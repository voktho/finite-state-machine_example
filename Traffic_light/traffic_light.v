==> flow/design.v <==
module traffic_fsm(input clk,
input rstn,
input start,
input Red_count_eql2,
input Yellow_count_eql1,
input Green_count_eql4,
output reg Red_count_clear,
output reg Yellow_count_clear,
output reg Green_count_clear,
output reg Red_out,
output reg Yellow_out,
output reg Green_out);
reg forward_d;
reg [1:0] nstate,pstate;
parameter [1:0] IDLE=2'b00,Red=2'b01,Yellow=2'b10,Green=2'b11;
always @(*)
begin
casez(pstate)
IDLE: nstate=start?Red:IDLE;
Red: begin
nstate=Red_count_eql2?Yellow:Red;
forward_d=1;
end
Yellow:begin if(forward_d)
nstate=Yellow_count_eql1?Green:Yellow;
else 
nstate=Yellow_count_eql1?Red:Yellow;
end
Green: begin 
nstate=Green_count_eql4?Yellow:Green;
forward_d=0;
end
endcase
end
always @(posedge clk,negedge rstn)
begin
if(!rstn) begin
pstate <=IDLE;
forward_d<=1;
end
else
pstate<=nstate;
end
always @(*)
begin
casez(pstate)
IDLE:begin
Red_count_clear=1;
Yellow_count_clear=1;
Green_count_clear=1;
Red_out=0;
Yellow_out=0;
Green_out=0;
end
Red:begin
Red_count_clear=0;
Yellow_count_clear=1;
Green_count_clear=1;
Red_out=1;
Yellow_out=0;
Green_out=0;
end
Yellow:begin
Red_count_clear=1;
Yellow_count_clear=0;
Green_count_clear=1;
Red_out=0;
Yellow_out=1;
Green_out=0;
end
Green:begin
Red_count_clear=1;
Yellow_count_clear=1;
Green_count_clear=0;
Red_out=0;
Yellow_out=0;
Green_out=1;
end
endcase
end
endmodule
module traffic_light(input clk,
input rstn,
input start,
output Red,
output Yellow,
output Green);
wire [2:0] Red_count,Yellow_count,Green_count;
reg Red_count_eql2,Yellow_count_eql1,Green_count_eql4,Red_count_clear,Yellow_count_clear,Green_count_clear;
traffic_fsm  dut_fsm(.clk(clk),
.rstn(rstn),
.start(start),
.Red_count_eql2(Red_count_eql2),
.Yellow_count_eql1(Yellow_count_eql1),
.Green_count_eql4(Green_count_eql4),
.Red_count_clear(Red_count_clear),
.Yellow_count_clear(Yellow_count_clear),
.Green_count_clear(Green_count_clear),
.Red_out(Red),
.Yellow_out(Yellow),
.Green_out(Green)
);
counter Red_count_dut(.clk(clk),
.rstn(rstn),
.clear(Red_count_clear),
.incr('d1),
.count(Red_count)
);
counter Yellow_count_dut(.clk(clk),
.rstn(rstn),
.clear(Yellow_count_clear),
.incr('d1),
.count(Yellow_count)
);
counter Green_count_dut(.clk(clk),
.rstn(rstn),
.clear(Green_count_clear),
.incr('d1),
.count(Green_count)
);
comparator Red_dut(.val(Red_count),
                   .comp_with(3'b010),
.comp(Red_count_eql2)
);
comparator Yellow_dut(.val(Yellow_count),
                      .comp_with(3'b001),
.comp(Yellow_count_eql1)
);
comparator Green_dut(.val(Green_count),
                     .comp_with(3'b100),
.comp(Green_count_eql4)
);
endmodule
module comparator(input [2:0]val,
                  input [2:0]comp_with,
                 output comp);
  assign comp=(val==comp_with);
endmodule
module counter(input clk,
              input rstn,
              input clear,
              input incr,
              output reg [2:0] count);
  always @(posedge clk,negedge rstn)
    begin
      if(!rstn)
        count<='b0;
      else if(clear)
        count<='b0;
      else
        count<=count+incr;
    end
endmodule
# Step by step through the tools: traffic_light
# What the tools print for traffic_light, step after step.
# Lines are those of the file above, counted from 1.
# Library cell names are shortened.
# A cell with n/a has no value.
[setup]
top = "traffic_light"
clock = "clk"
library = "sky130hd"
lib_corner = "tt_025C_1v80"

# After elaboration
# Source: Yosys, flattened and elaborated, memories not mapped. Widths are those after wreduce; folded enables and synchronous resets count as part of the registers. Registers that Yosys merges into a memory's read port (data or address) are not register bits. Print and check cells do not count. Equal cells are merged and count once.
[word_totals]
ff_bits = 11
input_bits = 3
output_inout_bits = 3
wordCells = 31
[classes]
addsub = 3
eq_ne = 6
n_mux = 14
reduce_and_logical = 4
[op_table]
columns = ["cell", "n"]
rows = [
  ["case mux 1 bit (select 2 bit)", 6],
  ["adder 3 x 1 -> 3 bit with constant B", 3],
  ["OR reduction 3 bit", 3],
  ["two-way mux 3 bit", 3],
  ["case mux 2 bit (select 4 bit)", 1],
  ["equality test 2 bit with constant B", 2],
  ["equality test 3 x 1 -> 1 bit with constant B", 1],
  ["equality test 3 x 2 -> 1 bit with constant B", 1],
  ["equality test 3 bit with constant B", 1],
  ["two-way mux 1 bit", 3],
  ["equality test 2 x 1 -> 1 bit with constant B", 1],
  ["zero test 2 bit", 1],
  ["two-way mux 2 bit", 1],
]

# Logic depth
# Depth = most cells in a row (Yosys ltp): at word level without a register or memory, in the mapped netlist without a sequential cell, where the memories' decode and read muxes count.
[logic_depth]
ltp_word = 4
ABC_AREA = 0
mapped_depth = 4
mapped_depth_nobuf = 4

# Netlist
# The flow's flattened synthesis, as Yosys stat reports it; memories are mapped. The netlist is that of the ABC_AREA named above (0 if unset); the other value can give another one.
# Totals and module areas in this step are rounded.
[types]
columns = ["type", "n", "area_total_um2"]
rows = [
  ["dfrtp_1", 12, 300.288],
  ["ha_1", 6, 75.072],
  ["inv_1", 8, 30.029],
  ["dfstp_2", 1, 26.275],
  ["or3_4", 2, 22.522],
  ["a22o_2", 2, 20.019],
  ["nor2b_1", 3, 18.768],
  ["xnor2_1", 2, 17.517],
  ["nor2_1", 4, 15.014],
  ["and2_1", 2, 12.512],
  ["nor2_2", 2, 12.512],
  ["o221ai_1", 1, 8.758],
  ["xor2_1", 1, 8.758],
  ["nand2b_1", 1, 6.256],
  ["nand3_1", 1, 5.005],
  ["nand2_1", 1, 3.754],
]
[mapped]
cells = 49
synth_area_um2 = 580
seqArea_um2 = 330
ff_cells = 13
buf_cells = 0
# By module: a second synthesis without flattening, with its own total; a netlist apart from the flattened one above.
[unflattened]
hier_cells = 59
hier_area_um2 = 670
# Each row is one instance without its submodules.
[by_module]
columns = ["module", "n_inst", "cells", "area_um2", "mod_seq_area_um2"]
rows = [
  ["counter", 3, 9, 130, 75],
  ["traffic_fsm", 1, 18, 180, 100],
  ["comparator", 3, 4, 36, 0.0],
  ["traffic_light", 1, 2, 7.5, 0.0],
]

# Timing after synthesis
# Path of least setup slack by OpenSTA after synthesis, without wires, with an ideal clock, recovery checks aside; 20% of the period is set as input and as output delay. Where synthesis merged equal registers, the netlist keeps one of their names.
[synth_path]
kind = "register to output"
startpoint = "register dut_fsm.pstate"
endpoint = "output port Red"
tclk_ns = 1.4
output_delay_ns = 0.280
t_first_pin_ns = 0.000
arrival_time_ns = 0.901
t_required_ns = 1.120
path_slack_ns = 0.219
delay_ns = 0.901
driving_pins = 3
path_buffers = 0
period_less_setup_slack_ns = 1.181
# "delay_ns" is the arrival time less input delay plus setup time.
# A path that ends at an output port has no setup time.
# "driving_pins": output pins that drive a net of the path, with the launching flip-flop's if there is one; two outputs of one cell count as two.
# "period_less_setup_slack_ns" = period - worst setup slack (recovery checks aside). The figure is calculated, with input and output delays left at 20% of the set period.
# An end named without its bit number is one bit of that signal or, where synthesis recoded a state register, one of its new flip-flops.
# The rows between start and end are the longest chain of elaborated cells between them; the timing report does not say that the signal goes this way. Where chains are equally long, one stands for them.
# Each line given opens the expression or statement behind the cell; cells for indexed reads and writes are added by Yosys, which also makes memories of some case tables.
[synth_via]
path_cell_list = "dfrtp_1 or3_4 inv_1"
elab_chain_len = 3
cells_between = 6
cone_classes = "eq/ne (3); mux (1); reduce/logical (2)"
[synth_lines]
columns = ["item", "line", "text"]
rows = [
  ["start: declaration", 14, "reg [1:0] nstate,pstate;"],
  ["start: assignment", 38, "pstate <=IDLE;"],
  ["start: assignment", 42, "pstate<=nstate;"],
  ["zero test 2 bit", 46, "casez(pstate)"],
  ["OR reduction 3 bit", "n/a", ""],
  ["case mux 1 bit (select 2 bit)", 46, ""],
  ["end: declaration", 85, "output Red,"],
]

# Record of 2 stored runs of the RTL-to-layout flow on traffic_light, platform sky130hd. The runs are unordered. Constraints: input delay and output delay 20% of the set period each, output load 0.01 pF.

[[run]]
name = "record 1"
[run.settings]
period_ns = 1.52
CORE_UTILIZATION = 66
PLACE_DENSITY_LB_ADDON = 0.19
TNS_END_PERCENT = 100
GPL_ROUTABILITY_DRIVEN = 0
CTS_CLUSTER_DIAMETER = 335
SLEW_MARGIN = 10
MIN_ROUTING_LAYER = "met2"
CAP_MARGIN = 20
CORE_MARGIN = 2
[run.results]
outcome = "no results, floorplanning failed with PDN-0185"

[[run]]
name = "record 2"
[run.settings]
period_ns = 2.13
CORE_UTILIZATION = 69
PLACE_DENSITY_LB_ADDON = 0.09
TNS_END_PERCENT = 55
ABC_AREA = 1
GPL_TIMING_DRIVEN = 1
GPL_ROUTABILITY_DRIVEN = 1
CTS_CLUSTER_DIAMETER = 92
CAP_MARGIN = 40
SLEW_MARGIN = 5
CORE_MARGIN = 2
[run.results]
outcome = "no results, floorplanning failed with PDN-0185"
